==> flow/design.v <==
`default_nettype none
`timescale 1ns / 1ps
module pe #(
    parameter IN_PRECISION = 16,
    parameter OUT_PRECISION = 32,       
    parameter REG_SIZE = 4
) (
    input wire clk,                     
    input wire rst,                     
    input wire [IN_PRECISION-1:0] act,  
    input wire [IN_PRECISION-1:0] wgt,  
    input wire store,                   
    input wire reuse,                   
    input wire [REG_SIZE-1:0] addr,     
    input wire update_out,              
    output reg [OUT_PRECISION-1:0] out  
);
    reg [OUT_PRECISION-1:0] regfile [REG_SIZE-1:0];
    reg start_new_dot_product; 
    always @(posedge clk) begin
        if (rst) begin
            for (int i=0; i<REG_SIZE; i=i+1) begin
                regfile[i] <= 0;
            end
            out <= 0;
            start_new_dot_product <= 0;
        end 
        else begin
            if (store) begin
                regfile[addr] <= wgt;
            end 
            if (start_new_dot_product) begin
                if (reuse) begin                                 
                    regfile[0] <= act * regfile[addr];
                end else begin                                   
                    regfile[0] <= act * wgt;    
                end
                start_new_dot_product <= 0;
            end 
            else begin
                if (reuse) begin                                     
                    regfile[0] <= regfile[0] + act * regfile[addr];
                end else begin                                       
                    regfile[0] <= regfile[0] + act * wgt;
                end
            end
            if (update_out) begin
                out <= regfile[0];
                start_new_dot_product <= 1;  
            end
        end
    end
endmodule
From RTL to reports: pe
Tool output for the design above, in the order of the flow. Lines are those of the file above, counted from 1. Cell names lack the library's common part. The mark -- stands for no value.

Design top: pe. Clock input: clk. Library: sky130hd. Library corner: tt_025C_1v80.

Word level
Counts by Yosys on the flattened word-level netlist (proc, flatten, opt, wreduce; memories kept). Register bits leave out memories and registers merged into their read ports (data or address); mux counts leave out enables and synchronous resets folded into registers. Print and check cells are left out. Cells with the same type and inputs are merged into one. Yosys's memory passes give these memory sizes; they may raise the number of words (mostly to a power of two), join words into wider ones and drop unused or constant bits.

Under register bits after elaboration stands 33. The entry for memory bits (writable) reads 128. For memory cells the number is 1. The entry for output and inout port bits reads 32. The entry for word-level cells reads 47.

The figure for $add $sub $neg is 2. For multiply operators the number is 2. Mux-type cells: 36. Under bitwise operators stands 3. For reduce/logical cells the number is 1.

Memories: regfile (words 4, bits a word 32, RTL line 18) `reg [OUT_PRECISION-1:0] regfile [REG_SIZE-1:0];`.

Operators by type and width (count): 32-bit two-way mux (18); 16-bit by 16-bit multiplier with 32-bit output (1); 16-bit by 32-bit multiplier with 32-bit output (1); 32-bit adder (2); 32-bit OR reduction (1); 1-bit two-way mux (15); 2-bit two-way mux (3); 1-bit bitwise OR (3).

Depth
Longest topological path by Yosys (ltp), each cell counted once; first at word level (registers and memories cut), then after technology mapping (sequential cells cut; the memories' decode and read muxes count).

The entry for depth after elaboration reads 7. The figure for ABC_AREA is 0. For gate-level depth with buffers the number is 38. Under mapped depth without buffers stands 33.

Mapped cells and area
Yosys stat after the flow's synthesis: flattened, memories mapped to cells. It holds for the ABC_AREA given above (unset counts as 0); a run with the other value may have another netlist.

Cell types: fa_1 (count 500, area in all 10009.6 µm²); ha_1 (count 232, area in all 2.9E+03 µm²); edfxtp_1 (count 80, area in all 2.4E+03 µm²); inv_1 (count 587, area in all 2.2E+03 µm²); and2_1 (count 278, area in all 1.74E+03 µm²); nand2_1 (count 456, area in all 1.71E+03 µm²); xnor2_1 (count 96, area in all 840.806 µm²); dfxtp_1 (count 33, area in all 660.634 µm²); clkbuf_1 (count 151, area in all 566.794 µm²); a21oi_1 (count 113, area in all 565.542 µm²); mux4_2 (count 22, area in all 495.475 µm²); nor2_1 (count 117, area in all 439.171 µm²); mux2i_1 (count 42, area in all 420.403 µm²); a21o_1 (count 51, area in all 382.867 µm²); xor2_1 (count 31, area in all 271.51 µm²); a211oi_1 (count 33, area in all 247.738 µm²); o21ai_0 (count 48, area in all 240.23 µm²); nand3_1 (count 33, area in all 165.158 µm²).

Not listed: further types 59, cells in them 286.

Cell count: 3189. For mapped area the number is 28348.4 µm². Under sequential part of the area stands 3062.9 µm². Under flip-flops stands 113. The entry for buffer cells reads 163.

Timing after synthesis
OpenSTA on the mapped netlist: ideal clock, no wires. The path of least setup slack (recovery checks aside). Input and output delay are each 20% of the period. Register names are those of the netlist, which keeps one name where synthesis merged equal registers.

Path kind: input port to flip-flop. From: in addr[1]. To: mem regfile[0][31]. The figure for period is 11200 ps. Setup time: 274 ps. For data arrival time the number is 10955 ps. For data required time the number is 10926 ps. Setup slack: -29 ps. Path delay: 8989 ps. Under driving pins on the path stands 35. The entry for buffers on the path reads 5. Period reached after synthesis: 11229 ps.

"path delay" = arrival - input delay + setup time. "driving pins on the path": output pins that drive a net of the path, with the launching flip-flop's if there is one; two outputs of one cell count as two. "period reached after synthesis" is the clock period less the worst setup slack; recovery checks do not enter. This is arithmetic on one report: input and output delays are still those of the set period (20% each). The rows between start and end are the longest chain of elaborated cells between them; the timing report does not say that the signal goes this way. Where chains are equally long, one stands for them. Each line given opens the expression or statement behind the cell; cells for indexed reads and writes are added by Yosys, which also makes memories of some case tables. The chain passes a memory read, where the word-level depth is cut; so it can be longer than that depth.

Path through: clkbuf_1 buf_1 clkbuf_1 mux4_2 clkbuf_1 nand2_1 fa_1 fa_1 fa_1 fa_1 inv_1 fa_1 inv_1 fa_1 inv_1 ha_1 a211oi_1 nand2_1 a21oi_1 o31ai_1 a21o_1 a21oi_1 xnor2_1 ha_1 clkbuf_1 nand4_1 nor2_1 nand2_1 or4_1 and2_1 o31ai_2 nor4_1 a311oi_1 a32o_1 nor4b_2. The figure for cells in the longest elaborated chain is 8. The entry for elaborated cells between the ends (all ways) reads 15. Classes of those cells: add/sub: 1; mul: 1; mux: 12; memory: 1.

Ends and longest elaborated chain, post-synthesis: start, declared (RTL line 14) `input wire [REG_SIZE-1:0] addr,`; memory read 4 x 32 bit (RTL line 18) `reg [OUT_PRECISION-1:0] regfile [REG_SIZE-1:0];`; 16-bit by 32-bit multiplier with 32-bit output (RTL line 42) `regfile[0] <= regfile[0] + act * regfile[addr];`; 32-bit adder (RTL line 42); 32-bit two-way mux (RTL line 41) `if (reuse) begin`; 32-bit two-way mux (RTL line 32); 32-bit two-way mux (RTL line 21) `if (rst) begin`; 32-bit two-way mux (2 in a row); end, declared (RTL line 18).

Worst path after layout
Path of least setup slack in the final report of run 1 (OpenROAD, finished layout, wires in). Where an end is a register, its clock arrival counts in the times. The report prints the path's times to 10 ps; the period is as set.

Path kind: input port to flip-flop. From: in addr[1]. To: mem regfile[0][29]. The figure for period is 9290 ps. Setup time: 260 ps. For data arrival time the number is 10160 ps. For data required time the number is 9470 ps. Setup slack: -700 ps. Under driving pins on the path stands 35. The entry for buffers on the path reads 8.

The rows between start and end are the longest chain of elaborated cells between them; the timing report does not say that the signal goes this way. Where chains are equally long, one stands for them. The chain passes a memory read, where the word-level depth is cut; so it can be longer than that depth.

Path through: buf_12 buf_12 buf_4 buf_6 mux4_2 buf_4 nand2_1 fa_1 fa_1 fa_1 inv_1 fa_1 fa_1 inv_2 fa_1 inv_2 ha_4 buf_6 and2_4 nand4_1 a211o_1 nand3_1 xor2_2 ha_1 or3_1 o211ai_1 a2bb2oi_2 buf_4 and2_4 buf_6 o21ai_1 a211oi_2 nor2_1 mux4_2 nor2b_4. The figure for cells in the longest elaborated chain is 8. The entry for elaborated cells between the ends (all ways) reads 15. Classes of those cells: add/sub: 1; mul: 1; mux: 12; memory: 1.

Ends and longest elaborated chain, after layout: start, declared (RTL line 14) `input wire [REG_SIZE-1:0] addr,`; memory read 4 x 32 bit (RTL line 18) `reg [OUT_PRECISION-1:0] regfile [REG_SIZE-1:0];`; 16-bit by 32-bit multiplier with 32-bit output (RTL line 42) `regfile[0] <= regfile[0] + act * regfile[addr];`; 32-bit adder (RTL line 42); 32-bit two-way mux (RTL line 41) `if (reuse) begin`; 32-bit two-way mux (RTL line 32); 32-bit two-way mux (RTL line 21) `if (rst) begin`; 32-bit two-way mux (2 in a row); end, declared (RTL line 18).

Appendix: measured runs

pe through Yosys and OpenROAD on sky130hd: 2 stored runs, unordered, with their settings and measured results. The constraints put input and output delay at 20% of the set period each and load the outputs with 0.01 pF. "achieved clock period" means the clock period less the worst setup slack. The figure is calculated, with input and output delays left at 20% of the set period.

Run 1 has these settings: period_ns 9.29; CORE_UTILIZATION 64; PLACE_DENSITY_LB_ADDON 0.22; HOLD_SLACK_MARGIN -0.08; CORE_ASPECT_RATIO 1.7; TNS_END_PERCENT 100; GPL_ROUTABILITY_DRIVEN 1; CTS_CLUSTER_SIZE 100; CAP_MARGIN 20; CORE_MARGIN 2; SLEW_MARGIN 20. The standard-cell area after routing stands at 35,794.3 µm². The achieved clock period comes to 9,989 ps. The mapped cell area after synthesis reads 28,348.4 µm². The worst-case hold slack is 489 ps. The setup slack of the worst path reads -699 ps. The area of the die stands at 46,053.2 µm².

Run 2 has these settings: period_ns 15.6; CORE_UTILIZATION 57; SETUP_SLACK_MARGIN 1.14; PLACE_DENSITY_LB_ADDON 0.01; CORE_ASPECT_RATIO 1.23; CORE_MARGIN 8; CELL_PAD_IN_SITES_GLOBAL_PLACEMENT 2; ABC_AREA 1; GPL_ROUTABILITY_DRIVEN 0; CAP_MARGIN 40; SLEW_MARGIN 5. Outcome: unfinished; error FLW-0024 in placement.
